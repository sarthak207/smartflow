==> flow/design.v <==
module timer #(parameter WIDTH=16) (
    input  wire clk,
    input  wire reset,
    input  wire start,               
    input  wire [WIDTH-1:0] load_val,  
    output reg  running,             
    output reg  done                  
);
    reg [WIDTH-1:0] count;
    always @(posedge clk or posedge reset) begin
        if (reset) begin
            count   <= 0;
            running <= 1'b0;
            done    <= 1'b0;
        end else begin
            done <= 1'b0; 
            if (start) begin
                count   <= load_val;
                running <= 1'b1;
            end else if (running) begin
                if (count == 0) begin
                    running <= 1'b0;
                    done    <= 1'b1;
                end else begin
                    count <= count - 1;
                end
            end
        end
    end
endmodule
======== Step by step through the tools: timer ========
What the tools print for timer, step after step.
Line numbers count from 1 in the design file above.
Operators: Yosys type, input widths -> output width; for muxes data width and select width s.
Library cell names are shortened.
Not given: -
inputs
  top ..................................... timer
  clock port .............................. clk
  library ................................. sky130hd
  corner .................................. tt_025C_1v80

======== Elaborated design ========
Counts by Yosys on the flattened word-level netlist (proc, flatten, opt, wreduce; memories kept). Register bits leave out memories and registers merged into their read ports (data or address). Print and check cells are left out. Cells with the same type and inputs are merged into one.
word-level totals
  output and inout port bits .............. 2
  register bits ........................... 18
cells by class
  eq/ne operators ......................... 1
  reductions and logical operators ........ 3
  multiplexer cells ....................... 9
  add/sub/neg operators ................... 1
operators with widths
  kind                   number
  $mux 16                3
  $sub 16x1->16 const B  1
  $logic_not 16->1       1
  $mux 1                 6
  $ne 2x2->1 const B     1
  $reduce_and 2->1       1
  $reduce_bool 2->1      1

======== Logic depth ========
Longest topological path by Yosys (ltp), each cell counted once; first at word level (registers and memories cut), then after technology mapping (sequential cells cut; the memories' decode and read muxes count).
logic depth
  depth in word-level cells ............... 4
  ABC_AREA ................................ 0
  mapped depth ............................ 6

======== After synthesis ========
The flow's flattened synthesis, as Yosys stat reports it; memories are mapped. The netlist is that of the ABC_AREA named above (0 if unset); the other value can give another one.
cell types
  cell       number
  dfrtp_1    18
  or3_1      8
  a21oi_1    9
  nor2_1     11
  a31oi_1    6
  o31ai_1    5
  a2bb2oi_1  4
  nand2_1    8
  or4_1      4
  o41ai_4    1
  nand4_1    4
  o21ai_1    5
  or4_4      2
  nor4_4     1
  nor3_1     4
  or4b_1     2
  clkbuf_1   5
  inv_1      4
Not listed: further types 19, cells in them 24.
mapped netlist
  mapped area ............................. 1147.4 um^2
  buffer cells ............................ 6
  sequential part of the area ............. 450.4 um^2
  flip-flop cells ......................... 18
  mapped cells ............................ 125

======== Worst setup path after synthesis ========
Path of least setup slack by OpenSTA after synthesis, without wires, with an ideal clock, recovery checks aside; 20% of the period is set as input and as output delay. Where synthesis merged equal registers, the netlist keeps one of their names.
timing path post-synthesis
  kind .................................... register -> register
  start ................................... reg count[9]
  end ..................................... reg count[15]
  arrival time ............................ 1.940 ns
  setup time .............................. 0.082 ns
  setup slack ............................. 1.988 ns
  delay of the path ....................... 2.022 ns
  stages on the path ...................... 6
  clock period ............................ 4.01 ns
  launch time at the first pin ............ 0.000 ns
  synthesis period reached ................ 2.022 ns
"delay of the path" is the arrival time less input delay plus setup time.
"stages on the path": output pins that drive a net of the path, with the launching flip-flop's if there is one; two outputs of one cell count as two.
"synthesis period reached" is the clock period less the worst setup slack; recovery checks do not enter. This is arithmetic on one report: input and output delays are still those of the set period (20% each).
Between the ends stands the longest chain of elaborated cells between them, by number of cells; it is not shown to be the way that was timed. Of several equally long chains one is given.
Each line given opens the expression or statement behind the cell; cells for indexed reads and writes are added by Yosys, which also makes memories of some case tables.
At most two assigning lines are given for a register; there are more.
between the ends, post-synthesis
  cell sequence ........................... dfrtp_1 > or4_4 > buf_6 > or3_4 > or4_1 > a31oi_1
  length of the longest elaborated chain .. 4
  elaborated cells on any way between the ends .. 7
  source lines of those cells ............. 4
  classes of those cells .................. 1 x add/sub; 1 x eq/ne; 3 x mux; 2 x reduce/logical
ends and longest elaborated chain, post-synthesis
  element             line  RTL
  start: declaration  9     reg [WIDTH-1:0] count;
  start: assignment   18    count   <= load_val;
  start: assignment   25    count <= count - 1;
  $sub 16x1->16       25
  $mux 16             21    if (count == 0) begin
  $mux 16             20    end else if (running) begin
  $mux 16             17    if (start) begin
  end: assignment     18
  end: assignment     25
  end: declaration    9

======== Worst path after layout ========
Path of least setup slack in the final report of entry A (OpenROAD, finished layout, wires in). Where an end is a register, its clock arrival counts in the times.
timing path after layout
  kind .................................... register -> register
  start ................................... reg count[12]
  end ..................................... reg count[15]
  arrival time ............................ 2.16 ns
  clock period ............................ 1.18 ns
  setup time .............................. 0.07 ns
  launch time at the first pin ............ 0.30 ns
  stages on the path ...................... 5
  setup slack ............................. -0.74 ns
Between the ends stands the longest chain of elaborated cells between them, by number of cells; it is not shown to be the way that was timed. Of several equally long chains one is given.
At most two assigning lines are given for a register; there are more.
between the ends, after layout
  cell sequence ........................... dfrtp_1 > or4_4 > or3_4 > or4_1 > a31oi_1
  length of the longest elaborated chain .. 4
  elaborated cells on any way between the ends .. 7
  source lines of those cells ............. 4
  classes of those cells .................. 1 x add/sub; 1 x eq/ne; 3 x mux; 2 x reduce/logical
ends and longest elaborated chain, after layout
  element             line  RTL
  start: declaration  9     reg [WIDTH-1:0] count;
  start: assignment   18    count   <= load_val;
  start: assignment   25    count <= count - 1;
  $sub 16x1->16       25
  $mux 16             21    if (count == 0) begin
  $mux 16             20    end else if (running) begin
  $mux 16             17    if (start) begin
  end: assignment     18
  end: assignment     25
  end: declaration    9

Subject: timer on sky130hd, stored results

Hello all,

Stored flow runs of timer (2 of them; Yosys, OpenROAD, sky130hd). They differ in their settings and are not a sequence. Constraints: input delay and output delay 20% of the set period each, output load 0.01 pF.
"period achieved" is the run's clock period less its worst setup slack. It is reckoned from that one timing run; input and output delays stay at 20% of the period that was set.
"worst setup path time" means the part of the period allowed to the worst setup path (the constraints hold back 20% at inputs and 20% at outputs) less its slack; where the path has registers, the arrival times of their clocks count too.
"power" rests on the timing tool's default activity at the inputs, not on a simulated workload.

---- entry A ----
settings
  period_ns = 1.18
  CAP_MARGIN = 20
  CORE_MARGIN = 2
  CORE_UTILIZATION = 40
  SLEW_MARGIN = 20
results
  worst setup path time ................... 1.92 ns
  class of the worst setup path ........... register -> register
  total die area .......................... 3312.6 um^2
  synthesized cell area ................... 1147.4 um^2
  utilization of the finished layout ...... 70.7%
  setup total negative slack .............. -11.113 ns
  std-cell area (final layout) ............ 1931.8 um^2
  period achieved ......................... 1.920 ns
  power ................................... 1.673 mW
  smallest setup slack .................... -0.740 ns

---- entry B ----
settings
  period_ns = 2.95
  CORE_UTILIZATION = 48
  SETUP_SLACK_MARGIN = 0.62
  PLACE_DENSITY = 0.44
  CORE_ASPECT_RATIO = 0.63
  CELL_PAD_IN_SITES_DETAIL_PLACEMENT = 0
  GPL_TIMING_DRIVEN = 0
  SLEW_MARGIN = 10
  CAP_MARGIN = 20
  CORE_MARGIN = 2
results
  worst setup path time ................... 2.19 ns
  class of the worst setup path ........... register -> register
  power ................................... 0.6308 mW
  setup total negative slack .............. 0.000 ns
  std-cell area (final layout) ............ 1441.4 um^2
  total die area .......................... 2807.8 um^2
  smallest setup slack .................... 0.757 ns
  synthesized cell area ................... 1147.4 um^2
  period achieved ......................... 2.193 ns
  utilization of the finished layout ...... 61.9%

Thanks
