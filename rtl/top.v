==> flow/design.v <==
module arbiter (
    input  wire [1:0] dens_N,
    input  wire [1:0] dens_E,
    input  wire [1:0] dens_S,
    input  wire [1:0] dens_W,
    input  wire       ped_N,
    input  wire       ped_E,
    input  wire       ped_S,
    input  wire       ped_W,
    input  wire       emergency_N,
    input  wire       emergency_E,
    input  wire       emergency_S,
    input  wire       emergency_W,
    output reg        grant_N,
    output reg        grant_E,
    output reg        grant_S,
    output reg        grant_W
);
    integer score_N, score_E, score_S, score_W;
    always @(*) begin
        grant_N = 0; grant_E = 0; grant_S = 0; grant_W = 0;
        if (emergency_N | emergency_E | emergency_S | emergency_W) begin
            score_N = (emergency_N ? 100 : 0) + dens_N + (ped_N ? 2 : 0);
            score_E = (emergency_E ? 100 : 0) + dens_E + (ped_E ? 2 : 0);
            score_S = (emergency_S ? 100 : 0) + dens_S + (ped_S ? 2 : 0);
            score_W = (emergency_W ? 100 : 0) + dens_W + (ped_W ? 2 : 0);
        end else begin
            score_N = dens_N + (ped_N ? 2 : 0);
            score_E = dens_E + (ped_E ? 2 : 0);
            score_S = dens_S + (ped_S ? 2 : 0);
            score_W = dens_W + (ped_W ? 2 : 0);
        end
        if (score_N >= score_E && score_N >= score_S && score_N >= score_W) grant_N = 1;
        else if (score_E >= score_N && score_E >= score_S && score_E >= score_W) grant_E = 1;
        else if (score_S >= score_N && score_S >= score_E && score_S >= score_W) grant_S = 1;
        else grant_W = 1;
    end
endmodule
module lane_fsm #(
    parameter TIMER_WIDTH = 16,
    parameter GREEN_MIN = 50,   
    parameter GREEN_STEP = 25,  
    parameter YELLOW_TIME = 15  
)(
    input  wire clk,
    input  wire reset,
    input  wire grant,              
    input  wire ped_req,               
    input  wire [1:0] density,         
    output reg  green,
    output reg  yellow,
    output reg  red
);
    localparam S_RED    = 2'd0;
    localparam S_GREEN  = 2'd1;
    localparam S_YELLOW = 2'd2;
    reg [1:0] state, next_state;
    reg [TIMER_WIDTH-1:0] timer, next_timer;
    always @(posedge clk or posedge reset) begin
        if (reset) begin
            state <= S_RED;
            timer <= 0;
        end else begin
            state <= next_state;
            timer <= next_timer;
        end
    end
    always @(*) begin
        next_state = state;
        next_timer = timer;
        case (state)
            S_RED: begin
                if (grant) begin
                    next_state = S_GREEN;
                    next_timer = GREEN_MIN + (density * GREEN_STEP);
                    if (ped_req) next_timer = next_timer + GREEN_STEP;
                end
            end
            S_GREEN: begin
                if (timer == 0) begin
                    next_state = S_YELLOW;
                    next_timer = YELLOW_TIME; 
                end else begin
                    next_timer = timer - 1;
                end
            end
            S_YELLOW: begin
                if (timer == 0) begin
                    next_state = S_RED;
                    next_timer = 0;
                end else begin
                    next_timer = timer - 1;
                end
            end
            default: begin
                next_state = S_RED;
                next_timer = 0;
            end
        endcase
    end
    always @(*) begin
        green  = (state == S_GREEN);
        yellow = (state == S_YELLOW);
        red    = (state == S_RED);
    end
endmodule
module top (
    input  wire clk,
    input  wire reset,
    input  wire [1:0] sensor_N,
    input  wire [1:0] sensor_E,
    input  wire [1:0] sensor_S,
    input  wire [1:0] sensor_W,
    input  wire       ped_N,
    input  wire       ped_E,
    input  wire       ped_S,
    input  wire       ped_W,
    input  wire       emergency_N,
    input  wire       emergency_E,
    input  wire       emergency_S,
    input  wire       emergency_W,
    output wire green_N, yellow_N, red_N,
    output wire green_E, yellow_E, red_E,
    output wire green_S, yellow_S, red_S,
    output wire green_W, yellow_W, red_W
);
    wire grant_N, grant_E, grant_S, grant_W;
    arbiter arb_u (
        .dens_N(sensor_N), .dens_E(sensor_E), .dens_S(sensor_S), .dens_W(sensor_W),
        .ped_N(ped_N), .ped_E(ped_E), .ped_S(ped_S), .ped_W(ped_W),
        .emergency_N(emergency_N), .emergency_E(emergency_E), .emergency_S(emergency_S), .emergency_W(emergency_W),
        .grant_N(grant_N), .grant_E(grant_E), .grant_S(grant_S), .grant_W(grant_W)
    );
    lane_fsm #(.GREEN_MIN(100), .GREEN_STEP(50), .YELLOW_TIME(30)) laneN(
        .clk(clk), .reset(reset), .grant(grant_N), .ped_req(ped_N), .density(sensor_N),
        .green(green_N), .yellow(yellow_N), .red(red_N)
    );
    lane_fsm laneE(
        .clk(clk), .reset(reset), .grant(grant_E), .ped_req(ped_E), .density(sensor_E),
        .green(green_E), .yellow(yellow_E), .red(red_E)
    );
    lane_fsm laneS(
        .clk(clk), .reset(reset), .grant(grant_S), .ped_req(ped_S), .density(sensor_S),
        .green(green_S), .yellow(yellow_S), .red(red_S)
    );
    lane_fsm laneW(
        .clk(clk), .reset(reset), .grant(grant_W), .ped_req(ped_W), .density(sensor_W),
        .green(green_W), .yellow(yellow_W), .red(red_W)
    );
endmodule
* Step by step through the tools: top
What the tools print for top, step after step.
Line numbers count from 1 in the design file above.
Cell names lack the library's common part.
A cell with - has no value.
- Design top :: top
- Clock port :: clk
- Standard-cell library :: sky130hd
- Timing corner :: tt_025C_1v80

* After elaboration
Yosys after proc, flatten, opt, wreduce and memory -nomap, before mapping. Memory bits, and registers merged into a memory's read port (data or address), are not among the register bits. Print and check cells are not counted. Equal cells are merged and count once.
- Flip-flop bits (word level) :: 72
- Bits of input ports :: 18
- Elaborated cells :: 143
- Add/sub/neg operators :: 24
- $mul :: 4
- $lt $le $gt $ge :: 9
- Equal/unequal tests :: 20
- Mux-type cells :: 57
- Bitwise operators :: 3
- Reduce/logical cells :: 18
** Operators by type and width (count)
- 32-bit greater-or-equal comparator :: 9
- 16-bit 2-to-1 mux :: 16
- 16-bit parallel mux with 3-bit select :: 4
- 2-bit by 32-bit adder with 32-bit output :: 4
- 32-bit by 2-bit adder with 32-bit output :: 4
- 32-bit adder :: 4
- 32-bit 2-to-1 mux :: 4
- 16-bit by 1-bit subtractor with 16-bit output (second input constant) :: 4
- 16-bit zero test :: 4
- 2-bit by 5-bit multiplier with 7-bit output (second input constant) :: 4
- 16-bit by 5-bit adder with 16-bit output (second input constant) :: 3
- 6-bit by 16-bit adder with 16-bit output (first input constant) :: 3
- 2-bit 2-to-1 mux :: 16
- 7-bit 2-to-1 mux :: 4
- 2-bit parallel mux with 3-bit select :: 4
- 16-bit by 6-bit adder with 16-bit output (second input constant) :: 1
- 2-bit by 1-bit inequality test with 1-bit output (second input constant) :: 8
- 7-bit by 16-bit adder with 16-bit output (first input constant) :: 1
- 3-bit AND reduction :: 4
- 1-bit 2-to-1 mux :: 9
- 2-bit by 1-bit equality test with 1-bit output (second input constant) :: 4
- 2-bit equality test (second input constant) :: 4
- 2-bit inequality test (second input constant) :: 4
- 2-bit zero test :: 4
- 1-bit logical AND :: 6
- 1-bit OR :: 3

* Longest topological paths
Longest topological path by Yosys (ltp), each cell counted once; first at word level (registers and memories cut), then after technology mapping (sequential cells cut; the memories' decode and read muxes count).
- Depth after elaboration :: 12
- ABC_AREA :: 0
- Mapped depth :: 16

* Synthesis result
Yosys stat after the flow's synthesis: flattened, memories mapped to cells. It holds for the ABC_AREA given above (unset counts as 0); a run with the other value may have another netlist.
The area totals of this step are shown rounded.
- Mapped cells :: 723
- Chip area (Yosys) :: 6080 sq um
- Sequential part of the area :: 1907 sq um
- Flip-flop cells :: 76
- Buffer cells :: 24
** Cell types
- dfrtp_1 :: count 72, total area 1.8E+03 sq um
- ha_1 :: count 63, total area 788.256 sq um
- o21ai_0 :: count 68, total area 340.326 sq um
- a21oi_1 :: count 49, total area 245.235 sq um
- nor2_1 :: count 55, total area 206.448 sq um
- nand2_1 :: count 54, total area 202.694 sq um
- inv_1 :: count 49, total area 183.926 sq um
- o21ai_1 :: count 27, total area 135.13 sq um
- nor3_1 :: count 25, total area 125.12 sq um
- dfstp_2 :: count 4, total area 105.101 sq um
- nand2b_1 :: count 16, total area 100.096 sq um
- mux2i_1 :: count 8, total area 80.077 sq um
- a32o_1 :: count 7, total area 70.067 sq um
- clkbuf_1 :: count 17, total area 63.811 sq um
- nor2b_1 :: count 10, total area 62.56 sq um
- nor4_1 :: count 10, total area 62.56 sq um
- a22o_1 :: count 7, total area 61.309 sq um
- a32oi_1 :: count 7, total area 61.309 sq um
Not listed: further types 62, cells in them 175.
By module: a second synthesis without flattening, with its own total; a netlist apart from the flattened one above.
- Cells (unflattened synthesis) :: 725
- Area (unflattened synthesis) :: 6369 sq um
Rows give one instance, submodules left out.
** By module
- lane_fsm :: times used 3, cells 144, area 1299 sq um, seq. area 476.7 sq um
- lane_fsm :: times used 1, cells 150, area 1361 sq um, seq. area 476.7 sq um
- arbiter :: times used 1, cells 143, area 1111 sq um, seq. area 0.0 sq um
- top :: times used 1, cells 0, area 0.0 sq um, seq. area 0.0 sq um

* Worst setup path after synthesis
Source: OpenSTA report_checks on the synthesized netlist (no wires, ideal clock, input and output delay 20% of the period each), path of least setup slack; recovery checks are left aside. Register names are those of the netlist, which keeps one name where synthesis merged equal registers.
- Path kind :: input to register
- Start point :: in emergency_E
- End point :: reg laneS.timer[11]
- Clock period :: 4.64 ns
- External input delay :: 0.928 ns
- Time at the first pin :: 0.928 ns
- Arrival time :: 3.782 ns
- Path slack :: 0.766 ns
- Path delay :: 2.946 ns
- Stages on the path :: 15
- Synthesis period reached :: 3.874 ns
"path delay" is the arrival time less input delay plus setup time.
"stages on the path": output pins that drive a net of the path, with the launching flip-flop's if there is one; two outputs of one cell count as two.
"synthesis period reached" = period - worst setup slack (recovery checks aside). The figure is calculated, with input and output delays left at 20% of the set period.
Between the ends stands the longest chain of elaborated cells between them, by number of cells; it is not shown to be the way that was timed. Of several equally long chains one is given.
Each line given opens the expression or statement behind the cell; cells for indexed reads and writes are added by Yosys, which also makes memories of some case tables.
- Cell sequence :: inv_1 -> ha_1 -> nor3b_2 -> mux2i_1 -> inv_1 -> ha_1 -> and4b_1 -> nor2b_1 -> o21ai_0 -> o221ai_1 -> or3_4 -> a41oi_2 -> clkbuf_1 -> o21ai_1 -> o31ai_2
- Length of the longest elaborated chain :: 12
- Elaborated cells between the ends (all ways) :: 31
** RTL lines, path post-synthesis
- start: declaration :: RTL line 119 : input  wire       emergency_E,
- 7-bit 2-to-1 mux :: RTL line 24
- 32-bit by 2-bit adder with 32-bit output :: RTL line 24
- 32-bit adder :: RTL line 24
- 32-bit 2-to-1 mux :: RTL line 22 : if (emergency_N | emergency_E | emergency_S | emergency_W) begin
- 32-bit greater-or-equal comparator :: RTL line 35
- 1-bit logical AND (2 in a row) :: RTL line 35
- 1-bit 2-to-1 mux :: RTL line 35
- 1-bit 2-to-1 mux :: RTL line 34
- 1-bit 2-to-1 mux :: RTL line 33
- 16-bit 2-to-1 mux :: RTL line 73 : if (grant) begin
- 16-bit parallel mux with 3-bit select :: RTL line 71 : case (state)
- end: assignment :: RTL line 62 : timer <= 0;
- end: assignment :: RTL line 65 : timer <= next_timer;
- end: declaration :: RTL line 58 : reg [TIMER_WIDTH-1:0] timer, next_timer;

* Worst path after layout
From the final timing report of flow run A: the path of least setup slack in the routed layout; clock arrival at registers is part of the times.
- Path kind :: input to register
- Start point :: in emergency_W
- End point :: reg laneW.timer[15]
- Clock period :: 2.35 ns
- External input delay :: 0.47 ns
- Time at the first pin :: 0.47 ns
- Arrival time :: 3.38 ns
- Path slack :: -0.80 ns
- Stages on the path :: 16
Between the ends stands the longest chain of elaborated cells between them, by number of cells; it is not shown to be the way that was timed. Of several equally long chains one is given.
- Cell sequence :: clkdlybuf4s15_2 -> or3b_4 -> mux2_4 -> inv_4 -> ha_4 -> and4b_1 -> nor2b_4 -> o21ai_2 -> o221ai_2 -> nor3_2 -> buf_4 -> a211oi_4 -> buf_6 -> nand2b_4 -> buf_6 -> a211o_1
- Length of the longest elaborated chain :: 11
- Elaborated cells between the ends (all ways) :: 29
** RTL lines, path after layout
- start: declaration :: RTL line 121 : input  wire       emergency_W,
- 7-bit 2-to-1 mux :: RTL line 26
- 32-bit by 2-bit adder with 32-bit output :: RTL line 26
- 32-bit adder :: RTL line 26
- 32-bit 2-to-1 mux :: RTL line 22 : if (emergency_N | emergency_E | emergency_S | emergency_W) begin
- 32-bit greater-or-equal comparator :: RTL line 35
- 1-bit logical AND :: RTL line 35
- 1-bit 2-to-1 mux :: RTL line 35
- 1-bit 2-to-1 mux :: RTL line 34
- 1-bit 2-to-1 mux :: RTL line 33
- 16-bit 2-to-1 mux :: RTL line 73 : if (grant) begin
- 16-bit parallel mux with 3-bit select :: RTL line 71 : case (state)
- end: assignment :: RTL line 62 : timer <= 0;
- end: assignment :: RTL line 65 : timer <= next_timer;
- end: declaration :: RTL line 58 : reg [TIMER_WIDTH-1:0] timer, next_timer;

--- measured runs ---
Record of 2 stored runs of the RTL-to-layout flow on top, platform sky130hd. The runs are unordered. Constraints: input delay and output delay 20% of the set period each, output load 0.01 pF.
By "clock period achieved" is meant the clock period of the run minus its worst setup slack. This is arithmetic on one report: input and output delays are still those of the set period (20% each).
"critical setup path time" = time allowed to the worst setup path (clock period - input delay - output delay, where it has them) - its slack; a late launch clock adds to it, a late capture clock takes from it.
"overall power": no workload was simulated; the value follows from the tool's default switching activity.
The results are shown rounded.

* Flow run A
** Files
==> flow/run.sh <==
#!/bin/bash
# the make line also repeats the synthesis and layout settings of config.mk as NAME=value (left out here)
make -C /OpenROAD-flow-scripts/flow DESIGN_CONFIG=/design/flow/config.mk WORK_HOME=/design/flow/orfs CLKGATE_MAP_FILE= finish
==> flow/config.mk <==
export PLATFORM = sky130hd
export DESIGN_NAME = top
export DESIGN_NICKNAME = top
export VERILOG_FILES = /design/flow/design.v
export SDC_FILE = /design/flow/constraint.sdc
export NUM_CORES = 4
export LEC_CHECK = 0
export CAP_MARGIN = 20
export CORE_MARGIN = 2
export CORE_UTILIZATION = 30
export CTS_CLUSTER_DIAMETER = 131
export MIN_ROUTING_LAYER = met2
export PLACE_DENSITY_LB_ADDON = 0.14
export SETUP_SLACK_MARGIN = -0.08
export SLEW_MARGIN = 0
==> flow/constraint.sdc <==
create_clock -name core_clock -period 2.35 [get_ports {clk}]
set_input_delay 0.4700 -clock core_clock [delete_from_list [all_inputs] [get_ports {clk}]]
set_output_delay 0.4700 -clock core_clock [all_outputs]
set_load 0.01 [all_outputs]
** Results
- Final setup TNS :: -47.26 ns
- Clock period achieved :: 3.148 ns
- Utilization after layout :: 0.46
- Post-synthesis cell area :: 6,080 sq um
- Area inside the die boundary :: 21,420 sq um
- Worst hold slack in the final report :: 0.497 ns
- Worst setup slack after layout :: -0.798 ns
- Overall power :: 9.873 mW
- Critical setup path time :: 2.68 ns
- Worst setup path kind :: input to register
- Standard-cell area after layout :: 9,221 sq um

* Flow run B
** Files
==> flow/run.sh <==
#!/bin/bash
# the make line also repeats the synthesis and layout settings of config.mk as NAME=value (left out here)
make -C /OpenROAD-flow-scripts/flow DESIGN_CONFIG=/design/flow/config.mk WORK_HOME=/design/flow/orfs CLKGATE_MAP_FILE= finish
==> flow/config.mk <==
export PLATFORM = sky130hd
export DESIGN_NAME = top
export DESIGN_NICKNAME = top
export VERILOG_FILES = /design/flow/design.v
export SDC_FILE = /design/flow/constraint.sdc
export NUM_CORES = 4
export LEC_CHECK = 0
export CAP_MARGIN = 20
export CORE_MARGIN = 2
export CORE_UTILIZATION = 28
export SLEW_MARGIN = 20
==> flow/constraint.sdc <==
create_clock -name core_clock -period 3.68 [get_ports {clk}]
set_input_delay 0.7360 -clock core_clock [delete_from_list [all_inputs] [get_ports {clk}]]
set_output_delay 0.7360 -clock core_clock [all_outputs]
set_load 0.01 [all_outputs]
** Results
- Final setup TNS :: 0.000 ns
- Clock period achieved :: 3.532 ns
- Utilization after layout :: 0.377
- Post-synthesis cell area :: 6,080 sq um
- Area inside the die boundary :: 22,910 sq um
- Worst hold slack in the final report :: 0.486 ns
- Worst setup slack after layout :: 0.148 ns
- Overall power :: 5.166 mW
- Critical setup path time :: 2.80 ns
- Worst setup path kind :: input to register
- Standard-cell area after layout :: 7,975 sq um
--- end ---
